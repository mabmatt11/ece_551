==> flow/design.v <==
module SPI_mstr16(clk,rst_n,MISO,wrt,cmd,done,rd_data,MOSI,SS_n,SCLK);
input clk,rst_n;  
input MISO,wrt;  
input [15:0] cmd;  
output logic done,SS_n;  
output MOSI,SCLK;  
output [15:0] rd_data;  
logic [4:0] sclk_div;  
logic MISO_sample;  
logic [15:0] shft_reg_in;  
logic [15:0] shft_reg;  
logic [3:0] bit_cnt;  
logic set_done; 
logic clr_done;  
logic rst_cnt;  
logic shft;  
logic smpl;  
typedef enum reg [1:0] {FRONT_PORCH,IDLE,WORKING,BACK_PORCH} state_t;
state_t state, nxt_state;
always_ff @(posedge clk, negedge rst_n)
  if (!rst_n)
     sclk_div <= 5'b10111;
  else if (rst_cnt)
     sclk_div <= 5'b10111;
  else
     sclk_div <= sclk_div + 1;
assign SCLK = sclk_div[4];
always_ff @(posedge clk, negedge rst_n)
  if (!rst_n)
     MISO_sample <= 1'b0;
  else if (smpl)
     MISO_sample <= MISO;
assign shft_reg_in = {shft_reg[14:0], MISO_sample};
always_ff @(posedge clk, negedge rst_n)
  if (!rst_n)
     shft_reg <= 16'h0000;
  else if (wrt)
     shft_reg <= cmd;
  else if (shft)
     shft_reg <= shft_reg_in; 
assign rd_data = shft_reg;
assign MOSI = shft_reg[15];
always_ff @(posedge clk, negedge rst_n)
  if (!rst_n)
     bit_cnt <= 4'b0000;
  else if (bit_cnt == 15 || state == IDLE)
     bit_cnt <= 4'b0000;
  else if (shft)
     bit_cnt <= bit_cnt + 1;
always_ff @(posedge clk, negedge rst_n)
  if (~rst_n)
     state <= IDLE;
  else
     state <= nxt_state;
always_comb begin
  set_done = 1'b1;  
  smpl = 1'b0;
  shft = 1'b0;
  rst_cnt = 1'b1;
  clr_done = 1'b0;
  nxt_state = IDLE;
  case (state)
    IDLE : if (wrt) begin  
	    set_done = 1'b0;  
       rst_cnt = 1'b0;  
       clr_done = 1'b1;
       nxt_state = FRONT_PORCH;
     end
    FRONT_PORCH : if (sclk_div == 5'b01111) begin  
       smpl = 1'b1;  
       set_done = 1'b0;  
       rst_cnt = 1'b0;
       nxt_state = WORKING;
     end
     else begin
       nxt_state = FRONT_PORCH;
       set_done = 1'b0;  
       rst_cnt = 1'b0;
     end
     WORKING : if (sclk_div == 5'b01111) begin  
       smpl = 1'b1;  
       set_done = 1'b0;  
       rst_cnt = 1'b0;
       nxt_state = WORKING;
     end
     else if (sclk_div == 5'b11111) begin  
       shft = 1'b1;  
       set_done = 1'b0;  
       rst_cnt = 1'b0;
       nxt_state = WORKING;
     end 
     else if (bit_cnt == 15) begin  
       set_done = 1'b0;  
       rst_cnt = 1'b0;
       nxt_state = BACK_PORCH;
     end
     else begin
       set_done = 1'b0;  
       rst_cnt = 1'b0;
       nxt_state = WORKING;
     end 
     BACK_PORCH : if (sclk_div == 5'b11111) begin  
       nxt_state = IDLE;
       shft = 1;
     end
     else if (sclk_div == 5'b01111) begin  
       nxt_state = BACK_PORCH;
       smpl = 1;
       set_done = 1'b0;
       rst_cnt = 1'b0;
     end
     else begin
       nxt_state = BACK_PORCH;  
       set_done = 1'b0;
       rst_cnt = 1'b0;
     end
     default : begin  
       set_done = 1'b1;
       smpl = 1'b0;
       shft = 1'b0;
       rst_cnt = 1'b1;
       clr_done = 1'b0;
       nxt_state = IDLE;
     end
  endcase
end
always_ff @(posedge clk, negedge rst_n)
  if (!rst_n) begin
    SS_n <= 1'b1;  
    done <= 1'b0;
  end
  else if (set_done) begin  
    SS_n <= 1'b1;  
    done <= 1'b1;  
  end
  else if (clr_done) begin  
    SS_n <= 1'b0;  
    done <= 1'b0;  
  end
  else begin
    SS_n <= 1'b0;  
    done <= 1'b0;  
  end
endmodule       
module A2D_intf(clk,rst_n,nxt,lft_ld,rght_ld,batt,SS_n,SCLK,MOSI,MISO);
input clk,rst_n;
input nxt;
output SS_n,SCLK,MOSI;
input MISO;
output logic [11:0] lft_ld,rght_ld,batt;
logic [15:0] cmd,rd_data;
logic done,wrt,update;
logic lft_en,rght_en,batt_en;
logic [1:0] rr_cnt;
typedef enum reg [1:0] {IDLE,SEND1,WAIT,SEND2} state_t;
state_t state, nxt_state;
SPI_mstr16 MAST(.clk(clk),.rst_n(rst_n),.wrt(wrt),.done(done),.SS_n(SS_n),
                .rd_data(rd_data),.cmd(cmd),.SCLK(SCLK),.MOSI(MOSI),.MISO(MISO));
always_ff @(posedge clk, negedge rst_n)
  if (!rst_n)
    state <= IDLE;
  else
    state <= nxt_state;
always_comb begin
  wrt = 0;
  update = 0;
  nxt_state = IDLE;
  case (state)
    IDLE : if (nxt) begin
      wrt = 1;
      update = 0;
      nxt_state = SEND1;
    end
    SEND1 : if (!done) begin
      wrt = 0;
      update = 0;
      nxt_state = SEND1;
    end
    else if (done) begin
      wrt = 0;
      update = 0;
      nxt_state = WAIT;
    end
    WAIT : begin
      nxt_state = SEND2;
      wrt = 1;
      update = 0;
    end
    SEND2 : if (!done) begin
      wrt = 0;
      update = 0;
      nxt_state = SEND2;
    end
    else if (done) begin
      wrt = 0;
      update = 1;
      nxt_state = IDLE;
    end
    default : begin
      wrt = 0;
      update = 0;
      nxt_state = IDLE;
    end 
  endcase
end
always_ff @(posedge clk, negedge rst_n)
  if (!rst_n)
    rr_cnt <= 2'b00;
  else if (update && rr_cnt != 2'b10) 
    rr_cnt <= rr_cnt + 1;
  else if (update && rr_cnt == 2'b10)
    rr_cnt <= 2'b00;
  else 
    rr_cnt <= rr_cnt;
assign lft_en = (rr_cnt == 2'b00) ? 1'b1 : 1'b0;
assign rght_en = (rr_cnt == 2'b01) ? 1'b1 : 1'b0;
assign batt_en = (rr_cnt == 2'b10) ? 1'b1 : 1'b0;
assign cmd = (rr_cnt == 2'b00) ? 16'h0000 :
             (rr_cnt == 2'b01) ? 16'h2000 :
                                 16'h2800;
always_ff @(posedge clk, negedge rst_n)
  if (!rst_n)
    lft_ld <= 12'h000;
  else if (lft_en)
    lft_ld <= rd_data[11:0];
  else
    lft_ld <= lft_ld;          
always_ff @(posedge clk, negedge rst_n)
  if (!rst_n)
    rght_ld <= 12'h000;
  else if (rght_en)
    rght_ld <= rd_data[11:0];
  else
    rght_ld <= rght_ld; 
always_ff @(posedge clk, negedge rst_n)
  if (!rst_n)
    batt <= 12'h000;
  else if (batt_en)
    batt <= rd_data[11:0];
  else
    batt <= batt; 
endmodule
# Step by step through the tools: A2D_intf
# What the tools print for A2D_intf, step after step.
# Lines are those of the file above, counted from 1.
# Operators carry their Yosys type and port widths (W data, S select, Z words).
# Cell names lack the library's common part.
# A cell with - has no value.
# design
top_module	A2D_intf
clock	clk
lib	sky130hd
corner	tt_025C_1v80

# After elaboration
# Counts by Yosys on the flattened word-level netlist (proc, flatten, opt, wreduce; memories kept). Register bits leave out memories and registers merged into their read ports (data or address). Print and check cells are left out.
# classes
n_reduce_logical	13
n_addsub	3
n_mux	36
eq_ne	12
# ops
cell	n
$mux W16	2
$pmux W2 S4	2
$mux W2	8
$mux W14	1
$mux W1	14
$mux W12	1
$pmux W1 S3	4
$eq A2 B2 Y1 const B	5
$mux W4	2
$eq A2 B1 Y1 const B	3
$logic_not A2 Y1	3
$reduce_bool A2 Y1	3
$reduce_or A2 Y1	3
$add A5 B1 Y5 const B	1
$eq A5 B4 Y1 const B	1
$eq A5 B5 Y1 const B	1
$mux W5	1
$add A4 B1 Y4 const B	1
$eq A4 B4 Y1 const B	1
$reduce_or A3 Y1	1
$logic_and A1 B1 Y1	2
$add A2 B1 Y2 const B	1
$ne A2 B2 Y1 const B	1
$pmux W1 S2	1
$logic_or A1 B1 Y1	1
# bits
reg_bits	70
out_inout_bits	39
wordCells	76

# Longest topological paths
# Depth = most cells in a row (Yosys ltp): at word level without a register or memory, in the mapped netlist without a sequential cell, where the memories' decode and read muxes count.
# depth
depth_word	6
ABC_AREA	0
ltp_mapped	7
mapped_depth_nobuf	7

# After synthesis
# Yosys stat after the flow's synthesis: flattened, memories mapped to cells. It holds for the ABC_AREA given above (unset counts as 0); a run with the other value may have another netlist.
# The area totals of this step are shown rounded.
# mapped
mapped_cells	233
area_mm2	0.003
seq_area_mm2	0.0019
ff_cells	74
# types
cell_type	n	area_total_um2
dfrtp_1	67	1.68E+03
mux2_2	37	416.65
dfstp_2	7	183.926
nand2_1	36	135.13
ha_1	9	112.608
a21oi_2	10	87.584
a21oi_1	8	40.038
mux2i_1	3	30.029
a22o_1	3	26.275
inv_1	7	26.275
buf_2	5	25.024
o21ai_0	5	25.024
nor2_1	5	18.768
xnor2_1	2	17.517
a21o_1	2	15.014
buf_4	2	15.014
a22oi_2	1	12.512
a31oi_1	2	12.512
# Other cell types: 17; their cells: 22.
# By module: a second synthesis without flattening, with its own total; a netlist apart from the flattened one above.
# hier_totals
hier_cells	239
hier_area_mm2	0.0031
# Rows give one instance, submodules left out.
# by_module
mod	cells	n_inst	area_mm2	seq_area_mm2
A2D_intf	104	1	0.0016	0.0011
SPI_mstr16	135	1	0.0015	0.00081

# Timing after synthesis
# Source: OpenSTA report_checks on the synthesized netlist (no wires, ideal clock, input and output delay 20% of the period each), path of least setup slack; recovery checks are left aside. Register names are those of the netlist, which keeps one name where synthesis merged equal registers.
# synth_timing
path_kind	register to register
startpoint	register MAST.sclk_div[0]
endpoint	register MAST.shft_reg[13]
path_stages	8
n_path_buf	1
t_first_pin_ns	0.000
path_slack_ns	0.971
delay_ns	1.819
arrival_time_ns	1.689
setup_ns	0.130
tclk_ns	2.79
synth_period_reached_ns	1.819
# "delay_ns" is the arrival time less input delay plus setup time.
# "path_stages" counts driving pins, that of a launching flip-flop among them; a cell with two outputs on the path counts twice.
# "synth_period_reached_ns" = period - worst setup slack (recovery checks aside). The figure is calculated, with input and output delays left at 20% of the set period.
# Between the ends stands the longest chain of elaborated cells between them, by number of cells; it is not shown to be the way that was timed. Of several equally long chains one is given.
# A line is the first line of the expression or statement that the cell stems from. Yosys adds cells for indexed reads and writes and turns some case tables into memories.
# At most two assigning lines are given for a register; there are more.
# synth_via
cell_sequence	dfstp_2 ha_1 and3_1 ha_1 a22o_1 buf_4 mux2i_1 mux2i_1
elab_chain_len	6
cone_cells	8
# synth_lines
element	line	text
from (decl)	8	logic [4:0] sclk_div;
from (assign)	22	sclk_div <= 5'b10111;
from (assign)	26	sclk_div <= sclk_div + 1;
$eq A5 B5 Y1	86	else if (sclk_div == 5'b11111) begin
$mux W1	86
$mux W1	80	WORKING : if (sclk_div == 5'b01111) begin
$pmux W1 S3	62	case (state)
$mux W16	39	else if (shft)
$mux W16	37	else if (wrt)
to (assign)	38	shft_reg <= cmd;
to (assign)	40	shft_reg <= shft_reg_in;
to (decl)	11	logic [15:0] shft_reg;

# Top module A2D_intf; platform sky130hd; tools Yosys and OpenROAD; 2 stored runs in no particular order. Input and output delays are each 20% of the period that was set; the output load is 0.01 pF.
# Settings: . = not set for that run.
run name	period_ns	CORE_UTILIZATION	PLACE_DENSITY	CELL_PAD_IN_SITES_GLOBAL_PLACEMENT	ABC_AREA	GPL_TIMING_DRIVEN	GPL_ROUTABILITY_DRIVEN	CTS_CLUSTER_SIZE	SLEW_MARGIN	CAP_MARGIN	CORE_MARGIN	PLACE_DENSITY_LB_ADDON	CORE_ASPECT_RATIO	TNS_END_PERCENT	CTS_CLUSTER_DIAMETER	MAX_ROUTING_LAYER
run 1	1.2	57	0.9	3	0	0	0	94	10	20	2	.	.	.	.	.
run 2	3.75	60	.	2	.	.	.	87	5	35	2	0.1	1.36	75	339	met5
# Run 1: did not finish, placement stopped with GPL-0301
# Run 2: did not finish, placement stopped with FLW-0024
