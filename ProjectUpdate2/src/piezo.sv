==> flow/design.v <==
module piezo(clk, rst_n, en_steer, ovr_spd, batt_low, drive, drive_n);
	input en_steer, ovr_spd, batt_low, clk, rst_n;
	output drive, drive_n;
	reg[31:0] cnt;
	wire steer, ovr, batt, sec;
	always_ff @(posedge clk, negedge rst_n) begin
		if(!rst_n)
			cnt <= 32'd0;
		else
			cnt <= cnt + 1;
	end
	assign steer = cnt[15];  
	assign ovr = cnt[12];  
	assign batt = cnt[14];  
	assign sec = cnt[25];  
	assign drive_n = ~drive;
	assign drive = sec ? en_steer ? steer : batt_low & ovr_spd ? batt ^ ovr : 
					batt_low ? batt : ovr_spd ? ovr : 0 : 0;
endmodule
* From RTL to reports: piezo
Tool output for the design above, in the order of the flow. Line numbers count from 1 in the design file above. Operators carry their Yosys type and port widths (W data, S select, Z words). Library cell names are shortened. A cell with n/a has no value.
Inputs: design top piezo, clock clk, cell library sky130hd, library corner tt_025C_1v80

* Word-level counts
Source: Yosys, flattened and elaborated, memories not mapped. Widths are those after wreduce; folded enables and synchronous resets count as part of the registers. Registers that Yosys merges into a memory's read port (data or address) are not register bits. Print and check cells do not count. Equal cells are merged and count once.
Bit counts: bits of input ports 5, bits in writable memories 0, memory cells 0, output and inout port bits 2, cells after elaboration 10, clocked read ports x word width 0, register bits 32, ROM bits 0, latch bits 0
Operators by class: div/mod/pow operators 0, multiplexer cells 5, magnitude comparators 0, shifts and indexed selects 0, add/sub/neg operators 1, multiply operators 0, bitwise logic cells 3, eq/ne operators 0, reductions and logical operators 0
Operators with widths (number):
- $add A32 B1 Y32 const B | 1
- $mux W1 | 5
- $and A1 B1 Y1 | 1
- $xor A1 B1 Y1 | 1
- $not A1 Y1 | 1

* Depth
Depth = most cells in a row (Yosys ltp): at word level without a register or memory, in the mapped netlist without a sequential cell, where the memories' decode and read muxes count.
Logic depth: word-level depth 6, ABC_AREA 0, depth in mapped cells 5, mapped depth without buffers 5

* Mapped cells and area
Source: synth_stat.txt of the flow (Yosys; design flattened, memories mapped). It holds for the ABC_AREA given above (unset counts as 0); a run with the other value may have another netlist.
Cell types:
- dfrtp_1 | number 26, area in all 650.624 um2
- xnor2_1 | number 19, area in all 166.41 um2
- nand4_1 | number 11, area in all 68.816 um2
- xor2_1 | number 6, area in all 52.55 um2
- nand3_1 | number 8, area in all 40.038 um2
- nand2_1 | number 9, area in all 33.782 um2
- and3_1 | number 5, area in all 31.28 um2
- nor3_4 | number 1, area in all 16.266 um2
- inv_1 | number 4, area in all 15.014 um2
- nor3_1 | number 3, area in all 15.014 um2
- ha_1 | number 1, area in all 12.512 um2
- nand4_2 | number 1, area in all 12.512 um2
- nor2_2 | number 2, area in all 12.512 um2
- nor2_1 | number 3, area in all 11.261 um2
- and4_1 | number 1, area in all 8.758 um2
- buf_4 | number 1, area in all 7.507 um2
- o211ai_1 | number 1, area in all 7.507 um2
- and2_1 | number 1, area in all 6.256 um2
- nand2b_1 | number 1, area in all 6.256 um2
Mapped netlist: chip area (Yosys) 1174.9 um2, flip-flops 26, sequential area 650.6 um2, standard cells after synthesis 104, buffer cells 1

* Path before layout
Source: OpenSTA report_checks on the synthesized netlist (no wires, ideal clock, input and output delay 20% of the period each), path of least setup slack; recovery checks are left aside. Register names are those of the netlist, which keeps one name where synthesis merged equal registers.
Timing path post-synthesis: path kind register -> register, from reg cnt[0], to reg cnt[18], path buffers 0, setup slack 52 ps, clock period 1420 ps, path delay 1368 ps, driving pins on the path 6, arrival 1245 ps, time at the first pin 0 ps, setup time 123 ps, period reached after synthesis 1368 ps
"path delay" = arrival - input delay + setup time. "driving pins on the path": output pins that drive a net of the path, with the launching flip-flop's if there is one; two outputs of one cell count as two. "period reached after synthesis" = period - worst setup slack (recovery checks aside). The figure is calculated, with input and output delays left at 20% of the set period. The rows between start and end are the longest chain of elaborated cells between them; the timing report does not say that the signal goes this way. Where chains are equally long, one stands for them. Each line given opens the expression or statement behind the cell; cells for indexed reads and writes are added by Yosys, which also makes memories of some case tables.
Between the ends, post-synthesis: path through dfrtp_1 > ha_1 > nand4_1 > nor3_4 > nand4_1 > xnor2_1, length of the longest elaborated chain 1, elaborated cells between the ends (all ways) 1, RTL lines with such cells 1, those cells by class add/sub: 1
RTL lines, path post-synthesis:
- start: declaration | RTL line 4 | reg[31:0] cnt;
- start: assignment | RTL line 8 | cnt <= 32'd0;
- start: assignment | RTL line 10 | cnt <= cnt + 1;
- $add A32 B1 Y32 | RTL line 10
- end: assignment | RTL line 8
- end: assignment | RTL line 10
- end: declaration | RTL line 4

* Timing after layout
Path of least setup slack in the final report of flow run B (OpenROAD, finished layout, wires in). Where an end is a register, its clock arrival counts in the times. The report prints the path's times to 10 ps; the period is as set.
Timing path post-layout: path kind register -> output, from reg cnt[14], to out drive, arrival 1300 ps, driving pins on the path 6, clock period 1100 ps, setup slack -420 ps, time at the first pin 330 ps, path buffers 1
The rows between start and end are the longest chain of elaborated cells between them; the timing report does not say that the signal goes this way. Where chains are equally long, one stands for them.
Between the ends, post-layout: path through dfrtp_1 > nand2_1 > xor2_1 > o211ai_1 > inv_1 > buf_2, length of the longest elaborated chain 4, elaborated cells between the ends (all ways) 5, RTL lines with such cells 2, those cells by class mux: 4; logic: 1
RTL lines, path post-layout:
- start: declaration | RTL line 4 | reg[31:0] cnt;
- start: assignment | RTL line 8 | cnt <= 32'd0;
- start: assignment | RTL line 10 | cnt <= cnt + 1;
- $mux W1 | RTL line 18 | batt_low ? batt : ovr_spd ? ovr : 0 : 0;
- $mux W1 x3 | RTL line 17 | assign drive = sec ? en_steer ? steer : batt_low & ovr_spd ? batt ^ ovr :
- end: declaration | RTL line 3 | output drive, drive_n;

Stored flow runs of piezo (2 of them; Yosys, OpenROAD, sky130hd). They differ in their settings and are not a sequence. Constraints: input delay and output delay 20% of the set period each, output load 0.01 pF.
"critical setup path time" means the part of the period allowed to the worst setup path (the constraints hold back 20% at inputs and 20% at outputs) less its slack; where the path has registers, the arrival times of their clocks count too.
"total power of the final layout" is the tool's figure for a default switching activity; nothing was simulated.
"critical setup path time" is known to 10 ps.

* Flow run A | settings: period_ns 0.967; CORE_UTILIZATION 69; PLACE_DENSITY_LB_ADDON 0.27; GPL_TIMING_DRIVEN 1; GPL_ROUTABILITY_DRIVEN 0; CTS_CLUSTER_SIZE 48; CAP_MARGIN 0; CORE_MARGIN 2; SLEW_MARGIN 20 | incomplete, placement halted on DPL-0033
* Flow run B | settings: period_ns 1.1; CAP_MARGIN 20; CORE_MARGIN 2; CORE_UTILIZATION 40; SLEW_MARGIN 20 | results: netlist area reported by Yosys 1,174.9 um2; area inside the die boundary 3,386.7 um2; standard-cell area of the final layout 1,770.5 um2; smallest setup slack -420 ps; post-route setup TNS -5,898 ps; total power of the final layout 1,500 uW; critical setup path time 1,300 ps; kind of the worst setup path register -> output
